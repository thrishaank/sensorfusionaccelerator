==> flow/design.v <==
typedef enum logic [1:0] {
    IDLE,
    WAIT_DATA,
    COMPUTE,
    DONE
} fsm_state_t;
module imu_seq #(
    parameter DATA_WIDTH = 16,
    parameter SEQ_LEN = 16
)(
    input  logic                  clk,
    input  logic                  rst_n,
    input  logic                  enable,
    output logic [DATA_WIDTH-1:0] imu_data,
    output logic                  valid
);
    logic [$clog2(SEQ_LEN)-1:0] idx;
    always_ff @(posedge clk or negedge rst_n) begin
        if (!rst_n) begin
            idx    <= 0;
            valid  <= 0;
            imu_data <= 0;
        end else if (enable) begin
            if (idx < SEQ_LEN) begin
                imu_data <= 16'd100 + idx * 2;  
                valid     <= 1;
                idx       <= idx + 1;
            end else begin
                valid <= 0;
            end
        end else begin
            valid <= 0;
        end
    end
endmodule
Tool chain data of imu_seq. Tool output for the design above, in the order of the flow. Line numbers count from 1 in the design file above. Cell names lack the library's common part. A cell with - has no value.

Design top: imu_seq. Clock input: clk. Cell library: sky130hd. Corner: tt_025C_1v80.

After elaboration. Counts by Yosys on the flattened word-level netlist (proc, flatten, opt, wreduce; memories kept). Register bits leave out memories and registers merged into their read ports (data or address); mux counts leave out enables and synchronous resets folded into registers. Print and check cells are left out. Cells with the same type and inputs are merged into one.

For order comparisons the number is 1. $add $sub $neg: 2. Under reduce/logical cells stands 1. For mux-type cells the number is 2.

Operators with widths (number): 7-bit by 5-bit adder with 8-bit output (first input constant) (1); 4-bit by 5-bit < comparator with 1-bit output (second input constant) (1); 4-bit by 1-bit adder with 4-bit output (second input constant) (1); 2-bit AND reduction (1); 1-bit two-way mux (2).

The figure for output and inout bits is 17. The entry for bits in registers reads 21.

Depth. Depth = most cells in a row (Yosys ltp): at word level without a register or memory, in the mapped netlist without a sequential cell, where the memories' decode and read muxes count.

For depth after elaboration the number is 3. The entry for ABC_AREA reads 0. Depth in mapped cells: 3. For gate-level depth less buffers the number is 3.

After synthesis. The flow's flattened synthesis, as Yosys stat reports it; memories are mapped. The netlist is that of the ABC_AREA named above (0 if unset); the other value can give another one. Totals and module areas in this step are rounded.

Under flip-flops stands 12. Under buffer cells stands 10. For sequential part of the area the number is 0.0003003 mm^2. Under cells in the netlist stands 43. For synthesis area the number is 0.000563 mm^2.

Cells by type (number): dfrtp_1 (12); buf_4 (9); ha_1 (3); mux2_4 (2); mux2_2 (2); mux2i_1 (2); xnor2_1 (2); buf_6 (1); inv_1 (3); nand3_2 (1); xor2_1 (1); o21a_1 (1); nand4_1 (1); o21ai_0 (1); conb_1 (1); nand2_1 (1).

Path before layout. OpenSTA on the mapped netlist: ideal clock, no wires. The path of least setup slack (recovery checks aside). Input and output delay are each 20% of the period. Register names are those of the netlist, which keeps one name where synthesis merged equal registers.

Path type: register -> register. Start: reg idx[1]. End: reg imu_data[4]. The figure for stages on the path is 4. The entry for data required time reads 1.855 ns. Delay of the path: 1.251 ns. The figure for period is 1.98 ns. The figure for arrival time is 1.126 ns. Under buffers on the path stands 0. For setup slack the number is 0.729 ns. Period reached after synthesis: 1.251 ns.

"delay of the path" is the arrival time less input delay plus setup time. "stages on the path" counts driving pins, that of a launching flip-flop among them; a cell with two outputs on the path counts twice. "period reached after synthesis" is the clock period less the worst setup slack; recovery checks do not enter. This is arithmetic on one report: input and output delays are still those of the set period (20% each). Between the ends stands the longest chain of elaborated cells between them, by number of cells; it is not shown to be the way that was timed. Of several equally long chains one is given. Each line given opens the expression or statement behind the cell; cells for indexed reads and writes are added by Yosys, which also makes memories of some case tables.

Path through: dfrtp_1 ha_1 ha_1 mux2_2. The entry for length of the longest elaborated chain reads 2. The figure for elaborated cells on any way between the ends is 3. The figure for RTL lines with such cells is 2. Classes of those cells: add/sub (1); compare (1); reduce/logical (1).

RTL lines, path after synthesis: from (decl) (RTL line 17) `logic [$clog2(SEQ_LEN)-1:0] idx;`; from (assign) (RTL line 20) `idx    <= 0;`; from (assign) (RTL line 27) `idx       <= idx + 1;`; 4-bit by 5-bit < comparator with 1-bit output (RTL line 24) `if (idx < SEQ_LEN) begin`; 2-bit AND reduction; to (assign) (RTL line 22) `imu_data <= 0;`; to (assign) (RTL line 25) `imu_data <= 16'd100 + idx * 2;`; to (decl) (RTL line 14) `output logic [DATA_WIDTH-1:0] imu_data,`.

Timing after layout. Path of least setup slack in the final report of record 1 (OpenROAD, finished layout, wires in). Where an end is a register, its clock arrival counts in the times.

Path type: register -> register. Start: reg idx[1]. End: reg imu_data[4]. Under buffers on the path stands 0. The figure for stages on the path is 4. The figure for arrival time is 1.43 ns. The entry for data required time reads 1.47 ns. For setup slack the number is 0.05 ns. The figure for period is 1.32 ns.

Between the ends stands the longest chain of elaborated cells between them, by number of cells; it is not shown to be the way that was timed. Of several equally long chains one is given.

Path through: dfrtp_1 ha_1 ha_1 mux2_2. The entry for length of the longest elaborated chain reads 2. The figure for elaborated cells on any way between the ends is 3. The figure for RTL lines with such cells is 2. Classes of those cells: add/sub (1); compare (1); reduce/logical (1).

RTL lines, path after layout: from (decl) (RTL line 17) `logic [$clog2(SEQ_LEN)-1:0] idx;`; from (assign) (RTL line 20) `idx    <= 0;`; from (assign) (RTL line 27) `idx       <= idx + 1;`; 4-bit by 5-bit < comparator with 1-bit output (RTL line 24) `if (idx < SEQ_LEN) begin`; 2-bit AND reduction; to (assign) (RTL line 22) `imu_data <= 0;`; to (assign) (RTL line 25) `imu_data <= 16'd100 + idx * 2;`; to (decl) (RTL line 14) `output logic [DATA_WIDTH-1:0] imu_data,`.

## Implementation results

Module imu_seq, platform sky130hd: 2 stored runs of the flow (Yosys, OpenROAD) with differing settings, in no particular order. Input and output delays are each 20% of the period that was set; the output load is 0.01 pF. "clock period reached" = clock period - worst setup slack. The figure is calculated, with input and output delays left at 20% of the set period. By "time on the worst setup path" is meant the share of the clock period that the worst setup path is allowed (20% is reserved at inputs, 20% at outputs), minus its slack. Clock arrival times at its registers enter into it. "power" rests on the timing tool's default activity at the inputs, not on a simulated workload. The results are shown rounded.

Record 1 has these settings: period_ns 1.32; CORE_UTILIZATION 55; CELL_PAD_IN_SITES_DETAIL_PLACEMENT 0; TNS_END_PERCENT 65; CTS_CLUSTER_DIAMETER 36; CAP_MARGIN 15; CORE_MARGIN 2; SLEW_MARGIN 20. The Yosys chip area after synthesis is 0.000563 mm^2. The die area stands at 0.001296 mm^2. For the std-cell area (final layout) the run shows 0.0007019 mm^2. For the worst setup slack after layout the run shows 0.047 ns. The power reads 1.475 mW. The clock period reached reads 1.273 ns. The time on the worst setup path reads 1.27 ns. Class of the worst setup path: register -> register.

Record 2 has these settings: period_ns 1.35; CORE_UTILIZATION 23; PLACE_DENSITY 0.71; HOLD_SLACK_MARGIN -0.04; CORE_ASPECT_RATIO 0.87; CELL_PAD_IN_SITES_GLOBAL_PLACEMENT 1; CELL_PAD_IN_SITES_DETAIL_PLACEMENT 2; GPL_ROUTABILITY_DRIVEN 0; CAP_MARGIN 20; CORE_MARGIN 2; SLEW_MARGIN 20. The Yosys chip area after synthesis is 0.000563 mm^2. The die area stands at 0.002861 mm^2. For the std-cell area (final layout) the run shows 0.0007194 mm^2. For the worst setup slack after layout the run shows 0.078 ns. The power reads 1.485 mW. The clock period reached reads 1.272 ns. The time on the worst setup path reads 1.27 ns. Class of the worst setup path: register -> register.
