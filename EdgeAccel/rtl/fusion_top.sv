==> flow/design.v <==
typedef enum logic [1:0] {
    IDLE,
    WAIT_DATA,
    COMPUTE,
    DONE
} fsm_state_t;
module fusion_top (
  input  logic         clk,
  input  logic         rst_n,
  input  logic [3:0]   s_axi_awaddr,
  input  logic         s_axi_awvalid,
  output logic         s_axi_awready,
  input  logic [31:0]  s_axi_wdata,
  input  logic [3:0]   s_axi_wstrb,
  input  logic         s_axi_wvalid,
  output logic         s_axi_wready,
  output logic [1:0]   s_axi_bresp,
  output logic         s_axi_bvalid,
  input  logic         s_axi_bready,
  input  logic [3:0]   s_axi_araddr,
  input  logic         s_axi_arvalid,
  output logic         s_axi_arready,
  output logic [31:0]  s_axi_rdata,
  output logic [1:0]   s_axi_rresp,
  output logic         s_axi_rvalid,
  input  logic         s_axi_rready,
  input  logic [15:0]  imu_data,
  input  logic         imu_valid,
  input  logic [15:0]  lidar_data,
  input  logic         lidar_valid,
  output logic [15:0]  kalman_data,
  output logic         kalman_valid
);
  typedef enum logic [3:0] {
    REG_IMU_ENABLE_ADDR   = 4'h0,
    REG_LIDAR_ENABLE_ADDR = 4'h4
  } reg_addr_t;
  logic imu_enable_reg, lidar_enable_reg;
  logic axi_awready_r, axi_wready_r, axi_bvalid_r;
  logic axi_arready_r, axi_rvalid_r;
  logic [31:0] axi_rdata_r;
  logic [1:0] axi_bresp_r, axi_rresp_r;
  assign s_axi_awready = axi_awready_r;
  assign s_axi_wready  = axi_wready_r;
  assign s_axi_bvalid  = axi_bvalid_r;
  assign s_axi_bresp   = axi_bresp_r;
  assign s_axi_arready = axi_arready_r;
  assign s_axi_rvalid  = axi_rvalid_r;
  assign s_axi_rdata   = axi_rdata_r;
  assign s_axi_rresp   = axi_rresp_r;
  always_ff @(posedge clk) begin
    if (!rst_n) begin
      imu_enable_reg   <= 0;
      lidar_enable_reg <= 0;
      axi_awready_r    <= 0;
      axi_wready_r     <= 0;
      axi_bvalid_r     <= 0;
      axi_bresp_r      <= 2'b00;
    end else begin
      axi_awready_r <= s_axi_awvalid && !axi_awready_r;
      axi_wready_r  <= s_axi_wvalid && !axi_wready_r;
      if (axi_awready_r && s_axi_awvalid && axi_wready_r && s_axi_wvalid) begin
        case (s_axi_awaddr)
          REG_IMU_ENABLE_ADDR:   imu_enable_reg   <= s_axi_wdata[0];
          REG_LIDAR_ENABLE_ADDR: lidar_enable_reg <= s_axi_wdata[0];
        endcase
        axi_bvalid_r <= 1;
        axi_bresp_r  <= 2'b00;
      end else if (s_axi_bready) begin
        axi_bvalid_r <= 0;
      end
    end
  end
  always_ff @(posedge clk) begin
    if (!rst_n) begin
      axi_arready_r <= 0;
      axi_rvalid_r  <= 0;
      axi_rdata_r   <= 0;
      axi_rresp_r   <= 2'b00;
    end else begin
      axi_arready_r <= s_axi_arvalid && !axi_arready_r;
      if (axi_arready_r && s_axi_arvalid) begin
        axi_rvalid_r <= 1;
        axi_rresp_r  <= 2'b00;
        case (s_axi_araddr)
          REG_IMU_ENABLE_ADDR:   axi_rdata_r <= imu_enable_reg;
          REG_LIDAR_ENABLE_ADDR: axi_rdata_r <= lidar_enable_reg;
          default:               axi_rdata_r <= 32'hDEADBEEF;
        endcase
      end else if (s_axi_rready) begin
        axi_rvalid_r <= 0;
      end
    end
  end
  logic [15:0] kalman_out;
  logic        kalman_out_valid;
  assign kalman_data  = kalman_out;
  assign kalman_valid = kalman_out_valid;
endmodule
Step by step through the tools: fusion_top. Tool output for the design above, in the order of the flow. Line numbers count from 1 in the design file above. A cell with - has no value.

Top: fusion_top. Clock: clk. Standard-cell library: sky130hd. Corner: tt_025C_1v80.

After elaboration. Yosys after proc, flatten, opt, wreduce and memory -nomap, before mapping. Memory bits, and registers merged into a memory's read port (data or address), are not among the register bits. Print and check cells are not counted. Equal cells are merged and count once.

The figure for reduce/logical cells is 16. The figure for multiplexer cells is 5. Under equality and inequality tests stands 2.

Operators by type and width (count): 32-bit case mux with 2-bit select (1); 4-bit by 3-bit equality test with 1-bit output (second input constant) (2); 4-bit zero test (2); 1-bit logical AND (7); 2-bit AND reduction (2); 2-bit nonzero test (2); 1-bit two-way mux (4); 1-bit zero test (3).

Under input port bits stands 85. The entry for bits in registers reads 39. For cells after elaboration the number is 31.

Longest topological paths. Depth = most cells in a row (Yosys ltp): at word level without a register or memory, in the mapped netlist without a sequential cell, where the memories' decode and read muxes count.

For depth in word-level cells the number is 4. The figure for ABC_AREA is 0. Depth in mapped cells: 3. Gate-level depth less buffers: 3.

After synthesis. The flow's flattened synthesis, as Yosys stat reports it; memories are mapped. The netlist is that of the ABC_AREA named above (0 if unset); the other value can give another one.

Cells by type: sky130_fd_sc_hd__buf_4 (count 51, total area 382.867 µm²); sky130_fd_sc_hd__dfxtp_1 (count 9, total area 180.173 µm²); sky130_fd_sc_hd__nand2_1 (count 9, total area 33.782 µm²); sky130_fd_sc_hd__mux2i_1 (count 2, total area 20.019 µm²); sky130_fd_sc_hd__nor2_1 (count 4, total area 15.014 µm²); sky130_fd_sc_hd__nor4b_2 (count 1, total area 15.014 µm²); sky130_fd_sc_hd__nand2b_1 (count 2, total area 12.512 µm²); sky130_fd_sc_hd__nor4_2 (count 1, total area 12.512 µm²); sky130_fd_sc_hd__o21ai_0 (count 2, total area 10.01 µm²); sky130_fd_sc_hd__and4_1 (count 1, total area 8.758 µm²); sky130_fd_sc_hd__a21boi_0 (count 1, total area 7.507 µm²); sky130_fd_sc_hd__nand3b_1 (count 1, total area 7.507 µm²); sky130_fd_sc_hd__o21a_1 (count 1, total area 7.507 µm²); sky130_fd_sc_hd__a31oi_1 (count 1, total area 6.256 µm²); sky130_fd_sc_hd__and2_1 (count 1, total area 6.256 µm²); sky130_fd_sc_hd__nor2b_1 (count 1, total area 6.256 µm²); sky130_fd_sc_hd__nor4_1 (count 1, total area 6.256 µm²); sky130_fd_sc_hd__buf_2 (count 1, total area 5.005 µm²); sky130_fd_sc_hd__conb_1 (count 1, total area 3.754 µm²).

Sequential area: 180.2 µm². For cell count the number is 91. Cell area after synthesis: 747.0 µm². For flip-flops the number is 9. For buffer cells the number is 52.

Path before layout. OpenSTA on the mapped netlist: ideal clock, no wires. The path of least setup slack (recovery checks aside). Input and output delay are each 20% of the period. Register names are those of the netlist, which keeps one name where synthesis merged equal registers.

Kind: register to output. From: reg (no name shown). To: out s_axi_rdata[10]. For slack the number is 0.711 ns. For path delay the number is 0.929 ns. The figure for time at the first pin is 0.000 ns. The entry for arrival time reads 0.929 ns. Driving pins on the path: 2. The figure for output delay is 0.410 ns. The figure for required time is 1.640 ns. For clock period the number is 2.05 ns. Under buffers on the path stands 1. Period reached after synthesis: 1.339 ns.

"path delay" = arrival - input delay + setup time. A path that ends at an output port has no setup time. "driving pins on the path": output pins that drive a net of the path, with the launching flip-flop's if there is one; two outputs of one cell count as two. "period reached after synthesis" is the clock period less the worst setup slack; recovery checks do not enter. This is arithmetic on one report: input and output delays are still those of the set period (20% each).

Cell sequence: sky130_fd_sc_hd__dfxtp_1 sky130_fd_sc_hd__buf_4.

Ends and longest elaborated chain, post-synthesis: end, declared (line 23) `output logic [31:0]  s_axi_rdata,`.

Chain of elaborated cells between the ends: none given.

Timing after layout. Path of least setup slack in the final report of run B (OpenROAD, finished layout, wires in). Where an end is a register, its clock arrival counts in the times.

Kind: register to output. From: reg (no name shown). To: out s_axi_rdata[25]. For clock period the number is 1.97 ns. The figure for time at the first pin is 0.23 ns. The figure for output delay is 0.39 ns. For slack the number is 0.23 ns. Under buffers on the path stands 2. The entry for arrival time reads 1.35 ns. Driving pins on the path: 3. The figure for required time is 1.58 ns.

Cell sequence: sky130_fd_sc_hd__dfxtp_1 sky130_fd_sc_hd__buf_4 sky130_fd_sc_hd__clkdlybuf4s50_1.

Ends and longest elaborated chain, post-layout: end, declared (line 23) `output logic [31:0]  s_axi_rdata,`.

Chain of elaborated cells between the ends: none given.

Flow measurements of fusion_top on sky130hd: 2 stored runs with different settings, listed in no order. Input and output delays are each 20% of the period that was set; the output load is 0.01 pF. "achieved period" = clock period - worst setup slack. The figure is calculated, with input and output delays left at 20% of the set period. "time of the worst setup path": the worst setup path's part of the clock period (all of it between registers, 20% less for each end at a port) less its slack. A launch clock that arrives late makes it longer, a capture clock that arrives late makes it shorter. "total power after layout" is the tool's figure for a default switching activity; nothing was simulated.

Run A has these settings: period_ns 1.17; CORE_UTILIZATION 61; SETUP_SLACK_MARGIN 0.0; CORE_MARGIN 3; TNS_END_PERCENT 30; ABC_AREA 0; CTS_CLUSTER_SIZE 64; MAX_ROUTING_LAYER met4; CAP_MARGIN 20; SLEW_MARGIN 20. Outcome: incomplete, placement halted on PPL-0024.

Run B has these settings: period_ns 1.97; CORE_UTILIZATION 27; SETUP_SLACK_MARGIN -0.01; PLACE_DENSITY_LB_ADDON 0.28; CORE_ASPECT_RATIO 0.52; CTS_CLUSTER_DIAMETER 170; CAP_MARGIN 20; CORE_MARGIN 2; SLEW_MARGIN 20. The overall die area reads 3226.1 µm². The standard-cell area of the final layout comes to 1003.5 µm². The post-route utilization comes to 0.393. The setup slack of the worst path comes to 0.225 ns. The time of the worst setup path reads 1.35 ns. Type of the worst setup path: register to output. The measured achieved period is 1.745 ns. The setup total negative slack stands at 0.000 ns. The total power after layout is 0.5506 mW. The chip area in the Yosys report stands at 747.0 µm². The measured worst hold slack after layout is 0.436 ns.
