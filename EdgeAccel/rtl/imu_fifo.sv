==> flow/design.v <==
typedef enum logic [1:0] {
    IDLE,
    WAIT_DATA,
    COMPUTE,
    DONE
} fsm_state_t;
module imu_fifo #(
    parameter DATA_WIDTH = 16,
    parameter DEPTH = 16,               
    parameter ADDR_WIDTH = $clog2(DEPTH)
)(
    input  logic                  clk,
    input  logic                  rst_n,
    input  logic [DATA_WIDTH-1:0] data_in,
    input  logic                  valid_in,
    output logic [DATA_WIDTH-1:0] data_out,
    output logic                  ready_out
);
    logic [DATA_WIDTH-1:0] fifo_mem [0:DEPTH-1];
    logic [ADDR_WIDTH-1:0] wr_ptr, rd_ptr;
    logic                  full, empty;
    assign full  = (wr_ptr + 1 == rd_ptr);
    assign empty = (wr_ptr == rd_ptr);
    assign ready_out = !empty;
    always_ff @(posedge clk or negedge rst_n) begin
        if (!rst_n) begin
            rd_ptr <= 0;
            data_out <= '0;
        end else if (!empty) begin
            data_out <= fifo_mem[rd_ptr];
            if (!full && valid_in)
                rd_ptr <= rd_ptr + 1;  
            else if (!valid_in)
                rd_ptr <= rd_ptr + 1;
        end
    end
    always_ff @(posedge clk or negedge rst_n) begin
        if (!rst_n) begin
            wr_ptr <= 0;
        end else if (valid_in && !full) begin
            fifo_mem[wr_ptr] <= data_in;
            wr_ptr <= wr_ptr + 1;
        end
    end
endmodule
Tool chain data of imu_fifo
The steps from the RTL of imu_fifo to its reports follow in flow order.
Line numbers count from 1 in the design file above.
Operators: Yosys type, input widths -> output width; for muxes data width and select width s.
Library cell names are shortened.
The mark n/a stands for no value.
- top: imu_fifo
- clock port: clk
- library: sky130hd
- corner: tt_025C_1v80

Elaborated design
Source: Yosys, flattened and elaborated. Widths are those after wreduce. Registers that Yosys merges into a memory's read port (data or address) are not register bits. Print and check cells do not count. Equal cells are merged and count once.
- reduce/logical cells: 22
- noted $lt $le $gt $ge: 0
- noted shift-type cells: 0
- noted multipliers: 0
- divide/modulo/power cells: 0
- bitwise gates (word level) at 1
- noted equal/unequal tests: 33
- multiplexer cells at 3
- add/sub/neg operators at 2
- operators by type and width (operator ; number):
    $pmux 16 s16 ; 1
    $eq 4x4->1 const B ; 16
    $reduce_and 3->1 ; 16
    $eq 32x4->1 ; 1
    $eq 4x3->1 const B ; 8
    $eq 4x2->1 const B ; 4
    $eq 4x1->1 const B ; 2
    $logic_not 4->1 ; 2
    $mux 4 ; 2
    $add 4x1->5 const B ; 1
    $add 4x1->4 const B ; 1
    $eq 4x4->1 ; 1
    $logic_not 1->1 ; 2
    $ne 2x1->1 const B ; 1
    $reduce_and 2->1 ; 1
    $logic_and 1x1->1 ; 1
    $not 1->1 ; 1
- word width x clocked read ports: 0
- output and inout port bits at 17
- bits in read-only memories: 0
- memories: 0
- cells after elaboration: 80
- latch bits: 0
- memory bits (writable) at 0
- register bits: 280

Logic depth
Longest topological path by Yosys (ltp), each cell counted once; first at word level (registers and memories cut), then after technology mapping (sequential cells cut; the memories' decode and read muxes count).
- noted word-level depth: 6
- ABC_AREA: 0
- depth in mapped cells: 10
- noted gate-level depth less buffers: 7

Netlist
Source: synth_stat.txt of the flow (Yosys; design flattened, memories mapped). It holds for the ABC_AREA given above (unset counts as 0); a run with the other value may have another netlist.
- flip-flop cells: 280
- buffer cells at 50
- synthesis area: 10981.8 µm²
- noted mapped cells: 680
- noted sequential part of the area: 8287.9 µm²
- cell types (cell ; number):
    edfxtp_1 ; 256
    dfrtp_1 ; 24
    a22oi_1 ; 36
    a221oi_1 ; 23
    a21oi_1 ; 30
    buf_2 ; 28
    o21ai_0 ; 25
    nand2_1 ; 32
    mux2i_1 ; 11
    a222oi_1 ; 10
    ha_1 ; 8
    a22o_1 ; 10
    xnor2_1 ; 10
    nor2_1 ; 22
    a31oi_1 ; 12
    nand3_1 ; 14
    a211oi_1 ; 8
    nor3_1 ; 12
Not listed: further types 47, cells in them 109.

Path before layout
Path of least setup slack by OpenSTA after synthesis, without wires, with an ideal clock, recovery checks aside; 20% of the period is set as input and as output delay. Where synthesis merged equal registers, the netlist keeps one of their names.
- path kind: flip-flop to flip-flop
- start: register wr_ptr[0]
- end: register fifo_mem[14][0]
- buffers on the path at 1
- noted path delay: 2.961 ns
- noted launch time at the first pin: 0.000 ns
- arrival time at 2.552 ns
- slack: 0.829 ns
- noted setup time: 0.409 ns
- stages on the path: 8
- noted period: 3.79 ns
- required time: 3.381 ns
- noted synthesis period reached: 2.961 ns
"path delay" = arrival - input delay + setup time.
"stages on the path": output pins that drive a net of the path, with the launching flip-flop's if there is one; two outputs of one cell count as two.
"synthesis period reached" = period - worst setup slack (recovery checks aside). The figure is calculated, with input and output delays left at 20% of the set period.
The rows between start and end are the longest chain of elaborated cells between them; the timing report does not say that the signal goes this way. Where chains are equally long, one stands for them.
Each line given opens the expression or statement behind the cell; cells for indexed reads and writes are added by Yosys, which also makes memories of some case tables.
- path through: dfrtp_1 inv_1 ha_1 xor2_1 a311oi_2 and3_1 buf_6 nor3_1
- cells in the longest elaborated chain: 5
- RTL lines, path after synthesis (what ; RTL line ; text):
    start, declared ; 20 ; logic [ADDR_WIDTH-1:0] wr_ptr, rd_ptr;
    start, assigned ; 39 ; wr_ptr <= 0;
    start, assigned ; 42 ; wr_ptr <= wr_ptr + 1;
    $add 4x1->5 ; 22 ; assign full  = (wr_ptr + 1 == rd_ptr);
    $eq 32x4->1 ; 22 ;
    $logic_not 1->1 ; 40 ; end else if (valid_in && !full) begin
    $logic_and 1x1->1 ; 40 ;
    $reduce_and 3->1 ; n/a ;
    end, assigned ; 41 ; fifo_mem[wr_ptr] <= data_in;
    end, declared ; 19 ; logic [DATA_WIDTH-1:0] fifo_mem [0:DEPTH-1];

Timing after layout
Path of least setup slack in the final report of flow run A (OpenROAD, finished layout, wires in). Where an end is a register, its clock arrival counts in the times.
- path kind: flip-flop to flip-flop
- start: register wr_ptr[1]
- end: register fifo_mem[2][4]
- arrival time at 3.30 ns
- required time: 3.60 ns
- noted period: 3.44 ns
- noted setup time: 0.38 ns
- stages on the path: 9
- slack: 0.30 ns
- noted launch time at the first pin: 0.55 ns
- buffers on the path at 1
The rows between start and end are the longest chain of elaborated cells between them; the timing report does not say that the signal goes this way. Where chains are equally long, one stands for them.
- path through: dfrtp_1 inv_1 ha_1 xor2_1 a311oi_2 and3_1 or2_1 buf_4 nor3_4
- cells in the longest elaborated chain: 5
- RTL lines, path post-layout (what ; RTL line ; text):
    start, declared ; 20 ; logic [ADDR_WIDTH-1:0] wr_ptr, rd_ptr;
    start, assigned ; 39 ; wr_ptr <= 0;
    start, assigned ; 42 ; wr_ptr <= wr_ptr + 1;
    $add 4x1->5 ; 22 ; assign full  = (wr_ptr + 1 == rd_ptr);
    $eq 32x4->1 ; 22 ;
    $logic_not 1->1 ; 40 ; end else if (valid_in && !full) begin
    $logic_and 1x1->1 ; 40 ;
    $reduce_and 3->1 ; n/a ;
    end, assigned ; 41 ; fifo_mem[wr_ptr] <= data_in;
    end, declared ; 19 ; logic [DATA_WIDTH-1:0] fifo_mem [0:DEPTH-1];

Ticket comment

Stored flow runs of imu_fifo (2 of them; Yosys, OpenROAD, sky130hd). They differ in their settings and are not a sequence. Constraints: input delay and output delay 20% of the set period each, output load 0.01 pF.
"achieved period" is the run's clock period less its worst setup slack. It is reckoned from that one timing run; input and output delays stay at 20% of the period that was set.
By "total power of the final layout" is meant OpenSTA's value without simulated activity: inputs other than the clock are taken to toggle once in ten clock periods, and the tool carries that through the logic.

Flow run A
Settings were period_ns = 3.44; CORE_UTILIZATION = 24; CAP_MARGIN = 20; CORE_MARGIN = 2; SLEW_MARGIN = 20
- synthesis area: 10981.8 µm²
- noted the die size: 47484.8 µm²
- utilization at 29.0 %
- worst slack on setup checks: 0.300 ns
- noted the total negative slack on setup checks: 0.000 ns
- total power of the final layout at 11.693 mW
- achieved period: 3.140 ns

Flow run B
Settings were period_ns = 5.14; CORE_UTILIZATION = 63; SETUP_SLACK_MARGIN = 0.41; PLACE_DENSITY_LB_ADDON = 0.13; HOLD_SLACK_MARGIN = 0.03; CORE_ASPECT_RATIO = 1.14; CELL_PAD_IN_SITES_DETAIL_PLACEMENT = 1; TNS_END_PERCENT = 5; ABC_AREA = 1; GPL_TIMING_DRIVEN = 0; CTS_CLUSTER_SIZE = 73; MAX_ROUTING_LAYER = met4; CAP_MARGIN = 20; CORE_MARGIN = 2; SLEW_MARGIN = 20
- synthesis area: 11633.7 µm²
- noted the die size: 19571.0 µm²
- utilization at 72.9 %
- worst slack on setup checks: 1.395 ns
- noted the total negative slack on setup checks: 0.000 ns
- total power of the final layout at 8.286 mW
- achieved period: 3.745 ns
